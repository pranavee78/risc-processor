==> flow/design.v <==
`timescale 1ns / 1ps
module register_file (
    input wire clk,
    input wire rst,
    input wire [3:0] read_addr1,
    input wire [3:0] read_addr2,
    input wire [3:0] write_addr,
    input wire [31:0] write_data,
    input wire write_enable,
    output reg [31:0] read_data1,
    output reg [31:0] read_data2
);
reg [31:0] registers [0:15];
integer i;
always @(posedge clk or posedge rst) begin
    if (rst) begin
        for (i = 0; i < 16; i = i + 1) begin
            registers[i] <= 32'b0;
        end
        registers[13] <= 32'h00001000;  
        registers[14] <= 32'h00000000;  
        registers[15] <= 32'h00000000;  
    end else if (write_enable && write_addr != 4'b1111) begin
        registers[write_addr] <= write_data;
    end
end
always @(*) begin
    read_data1 = (read_addr1 == 4'b1111) ? 32'b0 : registers[read_addr1];
    read_data2 = (read_addr2 == 4'b1111) ? 32'b0 : registers[read_addr2];
end
endmodule
# [Tool chain data of register_file]
# The steps from the RTL of register_file to its reports follow in flow order.
# Lines are those of the file above, counted from 1.
# Operators carry their Yosys type and port widths (W data, S select, Z words).
# Cell names lack the library's common part.
# Not given: -
[setup] top_module="register_file" clock="clk" library="sky130hd" lib_corner="tt_025C_1v80"

# [Elaborated design]
# Counts by Yosys on the flattened word-level netlist (proc, flatten, opt, wreduce). Print and check cells are left out. Cells with the same type and inputs are merged into one.
[op_classes] n_mul=0 logic=0 compare=0 reduce_and_logical=19 eq_ne=45 muxes=4 add_sub_neg=0 shifts=0 div_mod_pow=0
[ops] operator="$pmux W32 S15" count=2
[ops] operator="$eq A4 B4 Y1 const B" count=23
[ops] operator="$mux W32" count=2
[ops] operator="$eq A4 B3 Y1 const B" count=12
[ops] operator="$reduce_and A2 Y1" count=15
[ops] operator="$eq A4 B2 Y1 const B" count=6
[ops] operator="$eq A4 B1 Y1 const B" count=3
[ops] operator="$logic_not A4 Y1" count=3
[ops] operator="$ne A4 B4 Y1 const B" count=1
[ops] operator="$logic_and A1 B1 Y1" count=1
[word_totals] regBits=480 n_memories=0 latch_bits=0 mem_bits_rw=0 clocked_rd_ports_x_width=0 out_inout_bits=64 word_cells=83 rom_bits=0

# [Depth]
# Depth = most cells in a row (Yosys ltp): at word level without a register or memory, in the mapped netlist without a sequential cell, where the memories' decode and read muxes count.
[depth] ltp_word=3 ABC_AREA=1 ltp_mapped=11 ltp_nobuf=9

# [Synthesis result]
# Source: synth_stat.txt of the flow (Yosys; design flattened, memories mapped). It holds for the ABC_AREA given above (unset counts as 0); a run with the other value may have another netlist.
# Totals and module areas in this step are rounded.
[synth_totals] flip_flops=480 buffers=284 stdcells=3822 seq_area_um2=12000 area_um2=26000
[by_type] type="dfrtp_1" count=479
[by_type] type="nand2_1" count=1239
[by_type] type="nand3_1" count=577
[by_type] type="nor2_1" count=577
[by_type] type="o21ai_0" count=415
[by_type] type="clkbuf_1" count=161
[by_type] type="buf_2" count=118
[by_type] type="a21oi_1" count=109
[by_type] type="inv_1" count=97
[by_type] type="o21ai_1" count=20
[by_type] type="nor2_2" count=11
[by_type] type="nor3_4" count=3
[by_type] type="dfstp_2" count=1
[by_type] type="buf_1" count=4
[by_type] type="nor3b_1" count=2
[by_type] type="inv_2" count=3
[by_type] type="nor2_4" count=1
[by_type] type="nand3_2" count=1
# Not listed: further types 3, cells in them 4.

# [Path before layout]
# Source: OpenSTA report_checks on the synthesized netlist (no wires, ideal clock, input and output delay 20% of the period each), path of least setup slack; recovery checks are left aside. Register names are those of the netlist, which keeps one name where synthesis merged equal registers.
[synth_path] kind="input -> output" from="in read_addr2[2]" to="out read_data2[14]" tclk_ns=2.98 n_path_buf=2 arrival_ns=1.655 output_delay_ns=0.596 required_time_ns=2.384 slack_ns=0.729 launch_ns=0.596 input_delay_ns=0.596 path_delay_ns=1.059 path_stages=9 period_less_setup_slack_ns=2.251
# "path_delay_ns" is the arrival time less input delay plus setup time.
# At an output port there is no setup time.
# "path_stages" counts driving pins, that of a launching flip-flop among them; a cell with two outputs on the path counts twice.
# "period_less_setup_slack_ns" = period - worst setup slack (recovery checks aside). The figure is calculated, with input and output delays left at 20% of the set period.
# Between the ends stands the longest chain of elaborated cells between them, by number of cells; it is not shown to be the way that was timed. Of several equally long chains one is given.
# A line is the first line of the expression or statement that the cell stems from. Yosys adds cells for indexed reads and writes and turns some case tables into memories.
[synth_between] cell_sequence="nor2_1 -> buf_2 -> buf_1 -> nand3_1 -> nand2_1 -> nor2_1 -> nand2_1 -> nor2_1 -> nor2_1" elab_chain_len=3 cells_between=18 classes_between="eq/ne: 15; mux: 2; reduce/logical: 1"
[synth_rtl] element="from (decl)" line_no=6 source="input wire [3:0] read_addr2,"
[synth_rtl] element="$eq A4 B4 Y1" line_no=29 source="read_data2 = (read_addr2 == 4'b1111) ? 32'b0 : registers[read_addr2];"
[synth_rtl] element="$pmux W32 S15" line_no=29
[synth_rtl] element="$mux W32" line_no=29
[synth_rtl] element="to (decl)" line_no=11 source="output reg [31:0] read_data2"

Subject: flow runs of register_file

Hi,

Top module register_file; platform sky130hd; tools Yosys and OpenROAD; 2 stored runs in no particular order. Input and output delays are each 20% of the period that was set; the output load is 0.01 pF.
[entry A] settings: period_ns=4.0, CORE_UTILIZATION=70, SETUP_SLACK_MARGIN=0.06, PLACE_DENSITY_LB_ADDON=0.26, CORE_MARGIN=10, CELL_PAD_IN_SITES_GLOBAL_PLACEMENT=2, CELL_PAD_IN_SITES_DETAIL_PLACEMENT=0, TNS_END_PERCENT=45, ABC_AREA=1, CTS_CLUSTER_SIZE=99, MAX_ROUTING_LAYER=met4, CAP_MARGIN=20, SLEW_MARGIN=20
[entry A] result: did not finish, placement stopped with FLW-0024
[entry B] settings: period_ns=1.84, CORE_UTILIZATION=52, CORE_ASPECT_RATIO=1.02, CELL_PAD_IN_SITES_GLOBAL_PLACEMENT=3, CTS_CLUSTER_SIZE=18, CTS_CLUSTER_DIAMETER=26, MIN_ROUTING_LAYER=met2, CAP_MARGIN=20, CORE_MARGIN=2, SLEW_MARGIN=20
[entry B] result: did not finish, placement stopped with GPL-0301

Regards
